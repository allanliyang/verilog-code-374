==> flow/design.v <==
module R0 (
	input clear, clock, enable, BAout,
	input [31:0]BusMuxOut,
	output wire [31:0]BusMuxIn
);
reg [31:0]q;
reg [31:0]temp;
initial begin
	q = 32'h00000000;
	temp = 32'h00000000;	 
end
always @ (BAout) begin
		if (BAout) temp <= 32'h00000000;  
		else temp <= q;						 
end
always @ (posedge clock) 
		begin
			if (clear) begin
				q <= 32'h00000000;
			end
			else if (enable) begin
				q <= BusMuxOut;
			end
		end
	assign BusMuxIn = temp;
endmodule
======== Reports on R0 ========
What the tools print for R0, step after step.
Lines are those of the file above, counted from 1.
Library cell names are shortened.
The mark -- stands for no value.
set-up
  design top .............................. R0
  clock ................................... clock
  library ................................. sky130hd
  corner .................................. tt_025C_1v80

======== After elaboration ========
Source: Yosys, flattened and elaborated, memories not mapped. Widths are those after wreduce; folded enables and synchronous resets count as part of the registers. Registers that Yosys merges into a memory's read port (data or address) are not register bits. Print and check cells do not count. Equal cells are merged and count once.
bit counts
  flip-flop bits (word level) ............. 32
  latch bits .............................. 0
  RAM bits ................................ 0
  memory bits (read-only) ................. 0
  word width x clocked read ports ......... 0
  memories kept ........................... 0
  input port bits ......................... 36
  output and inout bits ................... 32
  elaborated cells ........................ 2
cells by class
  add/subtract/negate cells ............... 0
  multipliers ............................. 0
  div/mod/pow operators ................... 0
  magnitude comparators ................... 0
  equality and inequality tests ........... 0
  shift operators ......................... 0
  muxes and demuxes ....................... 1
  bitwise logic cells ..................... 0
  reductions and logical operators ........ 0
operators with widths
  operator           number
  32-bit 2-to-1 mux  1

======== Depth ========
Depth = most cells in a row (Yosys ltp): at word level without a register or memory, in the mapped netlist without a sequential cell, where the memories' decode and read muxes count.
logic depth
  word-level depth ........................ 1
  ABC_AREA ................................ 0
  mapped depth ............................ 4
  mapped depth without buffers ............ 2

======== Netlist ========
The flow's flattened synthesis, as Yosys stat reports it; memories are mapped. The netlist is that of the ABC_AREA named above (0 if unset); the other value can give another one.
cell types
  type      number  total area (um^2)
  dfxtp_1   32      640.614
  mux2i_1   32      320.307
  nor2b_1   32      200.192
  nor2_1    32      120.115
  buf_12    3       60.058
  buf_2     3       15.014
  buf_6     1       11.261
  clkbuf_1  3       11.261
mapped netlist
  cell count .............................. 138
  cell area after synthesis ............... 1378.8 um^2
  sequential area ......................... 640.6 um^2
  mapped flip-flops ....................... 32
  buffers ................................. 10

======== Worst setup path after synthesis ========
OpenSTA on the mapped netlist: ideal clock, no wires. The path of least setup slack (recovery checks aside). Input and output delay are each 20% of the period. Register names are those of the netlist, which keeps one name where synthesis merged equal registers.
path after synthesis
  kind .................................... input port to flip-flop
  from .................................... input port enable
  to ...................................... register q[0]
  period .................................. 0.703 ns
  external input delay .................... 0.141 ns
  setup time .............................. 0.128 ns
  time at the first pin ................... 0.141 ns
  data arrival time ....................... 0.606 ns
  data required time ...................... 0.575 ns
  path slack .............................. -0.030 ns
  delay of the path ....................... 0.593 ns
  stages on the path ...................... 4
  buffers on the path ..................... 2
  synthesis period reached ................ 0.733 ns
"delay of the path" = arrival - input delay + setup time.
"stages on the path" counts driving pins, that of a launching flip-flop among them; a cell with two outputs on the path counts twice.
"synthesis period reached" is the clock period less the worst setup slack; recovery checks do not enter. This is arithmetic on one report: input and output delays are still those of the set period (20% each).
on the way, after synthesis
  cells stage by stage .................... buf_6 -> buf_12 -> mux2i_1 -> nor2_1
ends and longest elaborated chain, after synthesis
  what         line  text
  from (decl)  2     input clear, clock, enable, BAout,
  to (assign)  19    q <= 32'h00000000;
  to (assign)  22    q <= BusMuxOut;
  to (decl)    6     reg [31:0]q;
Chain of elaborated cells between the ends: none given.

Subject: R0 on sky130hd, stored results

Hello all,

Record of 2 stored runs of the RTL-to-layout flow on R0, platform sky130hd. The runs are unordered. Constraints: input delay and output delay 20% of the set period each, output load 0.01 pF.

Flow files of flow run 1
==> flow/run.sh <==
#!/bin/bash
# the make line also repeats the synthesis and layout settings of config.mk as NAME=value (left out here)
make -C /OpenROAD-flow-scripts/flow DESIGN_CONFIG=/design/flow/config.mk WORK_HOME=/design/flow/orfs CLKGATE_MAP_FILE= finish
==> flow/config.mk <==
export PLATFORM = sky130hd
export DESIGN_NAME = R0
export DESIGN_NICKNAME = R0
export VERILOG_FILES = /design/flow/design.v
export SDC_FILE = /design/flow/constraint.sdc
export NUM_CORES = 4
export LEC_CHECK = 0
export CAP_MARGIN = 20
export CELL_PAD_IN_SITES_DETAIL_PLACEMENT = 0
export CORE_MARGIN = 7
export CORE_UTILIZATION = 61
export CTS_CLUSTER_SIZE = 99
export MAX_ROUTING_LAYER = met4
export PLACE_DENSITY = 0.63
export SETUP_SLACK_MARGIN = 0.29
export SLEW_MARGIN = 20
==> flow/constraint.sdc <==
create_clock -name core_clock -period 1.08 [get_ports {clock}]
set_input_delay 0.2160 -clock core_clock [delete_from_list [all_inputs] [get_ports {clock}]]
set_output_delay 0.2160 -clock core_clock [all_outputs]
set_load 0.01 [all_outputs]

report of flow run 1: did not finish, place, GPL-0301

Flow files of flow run 2
==> flow/run.sh <==
#!/bin/bash
# the make line also repeats the synthesis and layout settings of config.mk as NAME=value (left out here)
make -C /OpenROAD-flow-scripts/flow DESIGN_CONFIG=/design/flow/config.mk WORK_HOME=/design/flow/orfs CLKGATE_MAP_FILE= finish
==> flow/config.mk <==
export PLATFORM = sky130hd
export DESIGN_NAME = R0
export DESIGN_NICKNAME = R0
export VERILOG_FILES = /design/flow/design.v
export SDC_FILE = /design/flow/constraint.sdc
export NUM_CORES = 4
export LEC_CHECK = 0
export CAP_MARGIN = 20
export CORE_MARGIN = 2
export CORE_UTILIZATION = 58
export GPL_ROUTABILITY_DRIVEN = 1
export MIN_ROUTING_LAYER = met2
export PLACE_DENSITY_LB_ADDON = 0.24
export SETUP_SLACK_MARGIN = -0.02
export SLEW_MARGIN = 20
export TNS_END_PERCENT = 20
==> flow/constraint.sdc <==
create_clock -name core_clock -period 0.561 [get_ports {clock}]
set_input_delay 0.1122 -clock core_clock [delete_from_list [all_inputs] [get_ports {clock}]]
set_output_delay 0.1122 -clock core_clock [all_outputs]
set_load 0.01 [all_outputs]

report of flow run 2: did not finish, place, FLW-0024

Thanks
