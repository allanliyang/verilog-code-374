==> flow/design.v <==
module MDR (
	input clear, clock, MDRin, read,  
	input [31:0]BusMuxOut,
	input [31:0]Mdatain, 				 
	output wire [31:0]BusMuxIn
);
reg [31:0]q;
initial q = 32'h00000000;
always @ (posedge clock)
		begin
			if (MDRin) begin
				if (read) q <= Mdatain;
				else q <= BusMuxOut;
			end
			else if (clear) begin
				q <= 32'h0000000;
			end			
		end
	assign BusMuxIn = q;
endmodule
# --- Tool chain data of MDR ---
# Tool output for the design above, in the order of the flow.
# Lines are those of the file above, counted from 1.
# Library cell names are shortened.
setup:
  design: "MDR"
  clk_port: "clock"
  cell_library: "sky130hd"
  corner: "tt_025C_1v80"

# --- Elaborated design ---
# Source: Yosys, flattened and elaborated, memories not mapped. Widths are those after wreduce. Registers that Yosys merges into a memory's read port (data or address) are not register bits. Print and check cells do not count. Equal cells are merged and count once.
word_totals:
  regBits: 32
  in_bits: 68
  output_inout_bits: 32
  word_cells: 5
op_classes:
  mux: 3
  n_reduce_logical: 1
ops:
  columns: ["cell", "count"]
  rows:
  - ["32-bit two-way mux", 3]
  - ["2-bit nonzero test", 1]

# --- Logic depth ---
# Yosys ltp: most cells in a row. Word level: on the elaborated netlist, between registers, memories and ports. Mapped: between sequential cells and ports; inverters and the memories' decode and read muxes count.
logic_depth:
  ltp_word: 2
  abc_area: 0
  mapped_depth: 4
  mapped_depth_nobuf: 2

# --- Netlist ---
# Source: synth_stat.txt of the flow (Yosys; design flattened, memories mapped). It holds for the ABC_AREA given above (unset counts as 0); a run with the other value may have another netlist.
types:
  columns: ["cell_type", "count", "type_area_um2"]
  rows:
  - ["edfxtp_1", 32, 960.922]
  - ["mux2i_1", 32, 320.307]
  - ["nor2b_1", 32, 200.192]
  - ["buf_12", 3, 60.058]
  - ["buf_6", 1, 11.261]
  - ["clkbuf_1", 3, 11.261]
  - ["or2_2", 1, 6.256]
synth_totals:
  mapped_cells: 104
  synth_area_um2: 1570.3
  seq_area_um2: 960.9
  ff_cells: 32
  buffers: 7

# --- Timing after synthesis ---
# Path of least setup slack by OpenSTA after synthesis, without wires, with an ideal clock, recovery checks aside; 20% of the period is set as input and as output delay. Where synthesis merged equal registers, the netlist keeps one of their names.
synth_path:
  path_kind: "in2reg"
  startpoint: "in MDRin"
  endpoint: "reg q[0]"
  tclk_ps: 1260
  in_delay_ps: 252
  setup_time_ps: 330
  launch_ps: 252
  arrival_time_ps: 763
  required_ps: 930
  setup_slack_ps: 167
  delay_ps: 841
  path_stages: 1
  path_buffers: 0
  synth_period_reached_ps: 1093
# "delay_ps" = arrival - input delay + setup time.
# "path_stages" counts driving pins, that of a launching flip-flop among them; a cell with two outputs on the path counts twice.
# "synth_period_reached_ps" = period - worst setup slack (recovery checks aside). The figure is calculated, with input and output delays left at 20% of the set period.
# Between the ends stands the longest chain of elaborated cells between them, by number of cells; it is not shown to be the way that was timed. Of several equally long chains one is given.
# A line is the first line of the expression or statement that the cell stems from. Yosys adds cells for indexed reads and writes and turns some case tables into memories.
# At most two assigning lines are given for a register; there are more.
# Only ways into the end's enable, where the timed path ends, are counted here.
synth_between:
  path_cell_list: "or2_2"
  elab_chain_len: 1
  cells_between: 1
  cone_lines: 0
  cone_classes: "1 x reduce/logical"
synth_lines:
  columns: ["item", "line", "source"]
  rows:
  - ["start: declaration", 2, "input clear, clock, MDRin, read,"]
  - ["2-bit nonzero test", null, null]
  - ["end: assignment", 12, "if (read) q <= Mdatain;"]
  - ["end: assignment", 13, "else q <= BusMuxOut;"]
  - ["end: declaration", 7, "reg [31:0]q;"]

# --- Timing after layout ---
# From the final timing report of run A: the path of least setup slack in the routed layout; clock arrival at registers is part of the times.
# The report prints the path's times to 10 ps; the period is as set.
layout_path:
  path_kind: "reg2out"
  startpoint: "reg q[29]"
  endpoint: "out BusMuxIn[29]"
  tclk_ps: 1580
  output_delay_ps: 320
  launch_ps: 270
  arrival_time_ps: 1140
  required_ps: 1260
  setup_slack_ps: 130
  path_stages: 2
  path_buffers: 1
# At most two assigning lines are given for a register; there are more.
layout_between:
  path_cell_list: "edfxtp_1 > clkdlybuf4s50_1"
  elab_chain_len: 0
  cells_between: 0
  cone_lines: 0
layout_lines:
  columns: ["item", "line", "source"]
  rows:
  - ["start: declaration", 7, "reg [31:0]q;"]
  - ["start: assignment", 12, "if (read) q <= Mdatain;"]
  - ["start: assignment", 13, "else q <= BusMuxOut;"]
  - ["end: declaration", 5, "output wire [31:0]BusMuxIn"]

Lab notebook: MDR

Module MDR, platform sky130hd: 2 stored runs of the flow (Yosys, OpenROAD) with differing settings, in no particular order. Input and output delays are each 20% of the period that was set; the output load is 0.01 pF.
By "timing.achieved_period_ps" is meant the clock period of the run minus its worst setup slack. This is arithmetic on one report: input and output delays are still those of the set period (20% each).
"worst_path_time_ps" means the part of the period allowed to the worst setup path (the constraints hold back 20% at inputs and 20% at outputs) less its slack; where the path has registers, the arrival times of their clocks count too.
"fin_power_w" rests on the timing tool's default activity at the inputs, not on a simulated workload.
"worst_path_time_ps" is known to 10 ps.

--- run A ---
==> flow/run.sh <==
#!/bin/bash
# the make line also repeats the synthesis and layout settings of config.mk as NAME=value (left out here)
make -C /OpenROAD-flow-scripts/flow DESIGN_CONFIG=/design/flow/config.mk WORK_HOME=/design/flow/orfs CLKGATE_MAP_FILE= finish
==> flow/config.mk <==
export PLATFORM = sky130hd
export DESIGN_NAME = MDR
export DESIGN_NICKNAME = MDR
export VERILOG_FILES = /design/flow/design.v
export SDC_FILE = /design/flow/constraint.sdc
export NUM_CORES = 4
export LEC_CHECK = 0
export ABC_AREA = 0
export CAP_MARGIN = 20
export CORE_ASPECT_RATIO = 1.87
export CORE_MARGIN = 2
export CORE_UTILIZATION = 33
export GPL_ROUTABILITY_DRIVEN = 1
export MAX_ROUTING_LAYER = met4
export SETUP_SLACK_MARGIN = 0.32
export SLEW_MARGIN = 20
export TNS_END_PERCENT = 55
==> flow/constraint.sdc <==
create_clock -name core_clock -period 1.58 [get_ports {clock}]
set_input_delay 0.3160 -clock core_clock [delete_from_list [all_inputs] [get_ports {clock}]]
set_output_delay 0.3160 -clock core_clock [all_outputs]
set_load 0.01 [all_outputs]

==> results, as YAML <==
results:
  timing.hold.ws_ps: 682
  fin_power_w: 0.002127
  final_setup_ws_ps: 127
  worst_path_time_ps: 1140
  timing.worst_path_kind: "reg2out"
  timing.achieved_period_ps: 1453
  fin_util_pct: 58.2
  synthArea_um2: 1570.3
  design_die_area_um2: 5353.6

--- run B ---
==> flow/run.sh <==
#!/bin/bash
# the make line also repeats the synthesis and layout settings of config.mk as NAME=value (left out here)
make -C /OpenROAD-flow-scripts/flow DESIGN_CONFIG=/design/flow/config.mk WORK_HOME=/design/flow/orfs CLKGATE_MAP_FILE= finish
==> flow/config.mk <==
export PLATFORM = sky130hd
export DESIGN_NAME = MDR
export DESIGN_NICKNAME = MDR
export VERILOG_FILES = /design/flow/design.v
export SDC_FILE = /design/flow/constraint.sdc
export NUM_CORES = 4
export LEC_CHECK = 0
export ABC_AREA = 0
export CAP_MARGIN = 20
export CELL_PAD_IN_SITES_DETAIL_PLACEMENT = 0
export CORE_MARGIN = 9
export CORE_UTILIZATION = 20
export CTS_CLUSTER_DIAMETER = 67
export PLACE_DENSITY_LB_ADDON = 0.02
export SLEW_MARGIN = 25
==> flow/constraint.sdc <==
create_clock -name core_clock -period 0.939 [get_ports {clock}]
set_input_delay 0.1878 -clock core_clock [delete_from_list [all_inputs] [get_ports {clock}]]
set_output_delay 0.1878 -clock core_clock [all_outputs]
set_load 0.01 [all_outputs]

==> results, as YAML <==
results:
  timing.hold.ws_ps: 510
  fin_power_w: 0.003577
  final_setup_ws_ps: -62
  worst_path_time_ps: 810
  timing.worst_path_kind: "reg2out"
  timing.achieved_period_ps: 1001
  fin_util_pct: 35.3
  synthArea_um2: 1570.3
  design_die_area_um2: 11364.6
